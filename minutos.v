==> flow/design.v <==
module minutos (
	input wire  clk_i,
	input wire  rstn_i,
  input wire  inc_min_i,
  output wire inc_hora_o,
  output wire [5:0] minutos
);
  reg [5:0] minutos_reg;
  reg        alt_reg;
  reg        inc_hora_o_reg;
  assign minutos = minutos_reg;
  assign inc_hora_o = inc_hora_o_reg;
  always @(posedge clk_i or negedge rstn_i) begin
    if (!rstn_i) begin
      minutos_reg <= 6'b0;
      alt_reg     <= 1'b0;
      inc_hora_o_reg   <= 1'b0;
    end else begin
      inc_hora_o_reg <= 1'b0;
      if (inc_min_i && !alt_reg) begin
        if (minutos_reg == 6'd59) begin
          minutos_reg <= 6'b0;  
          inc_hora_o_reg   <= 1'b1;  
        end else begin
          minutos_reg <= minutos_reg + 1;
        end
        alt_reg <= 1'b1;  
      end else if (!inc_min_i) begin
        alt_reg <= 1'b0;  
      end
    end
  end
endmodule
# == Reports on minutos ==
# Tool output for the design above, in the order of the flow.
# Line numbers count from 1 in the design file above.
# Operators: Yosys type, input widths -> output width; for muxes data width and select width s.
# Cell names lack the library's common part.
# The mark n/a stands for no value.
# setup
top_module,minutos
clock,clk_i
cell_library,sky130hd
corner,tt_025C_1v80

# == Word-level counts ==
# Yosys after proc, flatten, opt, wreduce and memory -nomap, before mapping. Memory bits, and registers merged into a memory's read port (data or address), are not among the register bits. Print and check cells are not counted. Equal cells are merged and count once.
# bits
regBits,8
latchBits,0
ram_bits,0
rom_bits,0
clocked_rd_ports_x_width,0
mem_count,0
in_bits,3
out_inout_bits,7
elab_cells,13
# classes
addsub,1
mul,0
n_div,0
compare,0
equal,2
shift,0
mux,5
bitwise,0
reduce_logical,2
# ops
cell,count
$add 6x1->6 const B,1
$eq 6x6->1 const B,1
$mux 6,1
$mux 1,4
$ne 2x1->1 const B,1
$logic_and 1x1->1,1
$logic_not 1->1,1

# == Logic depth ==
# Longest topological path by Yosys (ltp), each cell counted once; first at word level (registers and memories cut), then after technology mapping (sequential cells cut; the memories' decode and read muxes count).
# depth
word_depth,3
abc_area,0
ltp_mapped,4
ltp_nobuf,4

# == After synthesis ==
# Yosys stat after the flow's synthesis: flattened, memories mapped to cells. It holds for the ABC_AREA given above (unset counts as 0); a run with the other value may have another netlist.
# Totals and module areas in this step are rounded.
# by_type
cell,count,type_area_um2
dfrtp_1,8,200.192
nand3_1,4,20.019
nand2_1,5,18.768
nand4_1,3,18.768
buf_2,3,15.014
nand3b_1,2,15.014
o211ai_1,2,15.014
o21ai_0,3,15.014
nand2b_4,1,13.763
ha_1,1,12.512
or4b_1,1,10.01
nand4b_1,1,8.758
a21o_1,1,7.507
inv_1,2,7.507
nor3b_1,1,7.507
o31ai_1,1,7.507
nor2b_1,1,6.256
or3_1,1,6.256
# Not listed: further types 2, cells in them 2.
# mapped
cells,43
mapped_area_um2,410
seqArea_um2,200
ffs,8
n_buf,3

# == Timing after synthesis ==
# Path of least setup slack by OpenSTA after synthesis, without wires, with an ideal clock, recovery checks aside; 20% of the period is set as input and as output delay. Where synthesis merged equal registers, the netlist keeps one of their names.
# synth_timing
path_type,register to register
start,register minutos_reg[3]
end,register minutos_reg[3]
tclk_ps,1830
setup_time_ps,71
t_first_pin_ps,0
arrival_time_ps,1152
required_ps,1759
setup_slack_ps,607
path_delay_ps,1223
stages,4
n_path_buf,1
synth_period_reached_ps,1223
# "path_delay_ps" = arrival - input delay + setup time.
# "stages" counts driving pins, that of a launching flip-flop among them; a cell with two outputs on the path counts twice.
# "synth_period_reached_ps" is the clock period less the worst setup slack; recovery checks do not enter. This is arithmetic on one report: input and output delays are still those of the set period (20% each).
# Between the ends stands the longest chain of elaborated cells between them, by number of cells; it is not shown to be the way that was timed. Of several equally long chains one is given.
# A line is the first line of the expression or statement that the cell stems from. Yosys adds cells for indexed reads and writes and turns some case tables into memories.
# A register here has more assigning lines than the two given.
# synth_between
path_cell_list,dfrtp_1 buf_2 or4b_1 nand4_1
elab_chain_len,2
cells_between,3
cone_lines,2
cone_classes,add/sub: 1; eq/ne: 1; mux: 1
# synth_rtl
item,line,rtl
from (decl),8,reg [5:0] minutos_reg;
from (assign),15,minutos_reg <= 6'b0;
from (assign),25,minutos_reg <= minutos_reg + 1;
$add 6x1->6,25,
$mux 6,21,if (minutos_reg == 6'd59) begin
to (assign),22,minutos_reg <= 6'b0;
to (assign),25,
to (decl),8,

# == Worst path after layout ==
# From the final timing report of stored run 2: the path of least setup slack in the routed layout; clock arrival at registers is part of the times.
# The path's times are printed in steps of 10 ps; the period is the one set.
# layout_timing
path_type,register to output
start,register minutos_reg[5]
end,output port minutos[5]
tclk_ps,1510
output_delay_ps,300
t_first_pin_ps,250
arrival_time_ps,1140
required_ps,1210
setup_slack_ps,70
stages,2
n_path_buf,1
# A register here has more assigning lines than the two given.
# layout_between
path_cell_list,dfrtp_1 clkdlybuf4s50_1
elab_chain_len,0
cells_between,0
cone_lines,0
# layout_rtl
item,line,rtl
from (decl),8,reg [5:0] minutos_reg;
from (assign),15,minutos_reg <= 6'b0;
from (assign),25,minutos_reg <= minutos_reg + 1;
to (decl),6,output wire [5:0] minutos

# Below are 2 stored runs of the flow (Yosys, OpenROAD; platform sky130hd) on minutos, each with its settings and what was measured, unordered. Constraints: input delay and output delay 20% of the set period each, output load 0.01 pF.
# "timing.achieved_period_ps": clock period set for the run, less the worst setup slack. It is reckoned from that one timing run; input and output delays stay at 20% of the period that was set.
# "worst_path_ps" means the part of the period allowed to the worst setup path (the constraints hold back 20% at inputs and 20% at outputs) less its slack; where the path has registers, the arrival times of their clocks count too.
# "power_uw" is the tool's figure for a default switching activity; nothing was simulated.
# "worst_path_ps" is given in steps of 10 ps.
# Values from the reports are rounded here.
# Among the settings, n/a means not set for that run.
# Among the results, n/a means that no value is shown for the run.
run name,period_ns,CORE_UTILIZATION,PLACE_DENSITY_LB_ADDON,CORE_ASPECT_RATIO,ABC_AREA,GPL_TIMING_DRIVEN,GPL_ROUTABILITY_DRIVEN,MIN_ROUTING_LAYER,MAX_ROUTING_LAYER,CAP_MARGIN,CORE_MARGIN,SLEW_MARGIN,yosys_chip_area_um2,die_um2,final_stdcell_area_um2,setup_worst_slack_ps,setup_tns_ps,power_uw,timing.achieved_period_ps,worst_path_ps,critical_path_kind
stored run 1,1.38,45,0.09,1.55,1,1,0,met1,met4,20,2,20,n/a,n/a,n/a,n/a,n/a,n/a,n/a,n/a,n/a
stored run 2,1.51,40,n/a,n/a,n/a,n/a,n/a,n/a,n/a,20,2,20,410,1300,570,69,0,920,1441,1140,register to output
# Stored run 1: no results, floorplanning failed with PDN-0185
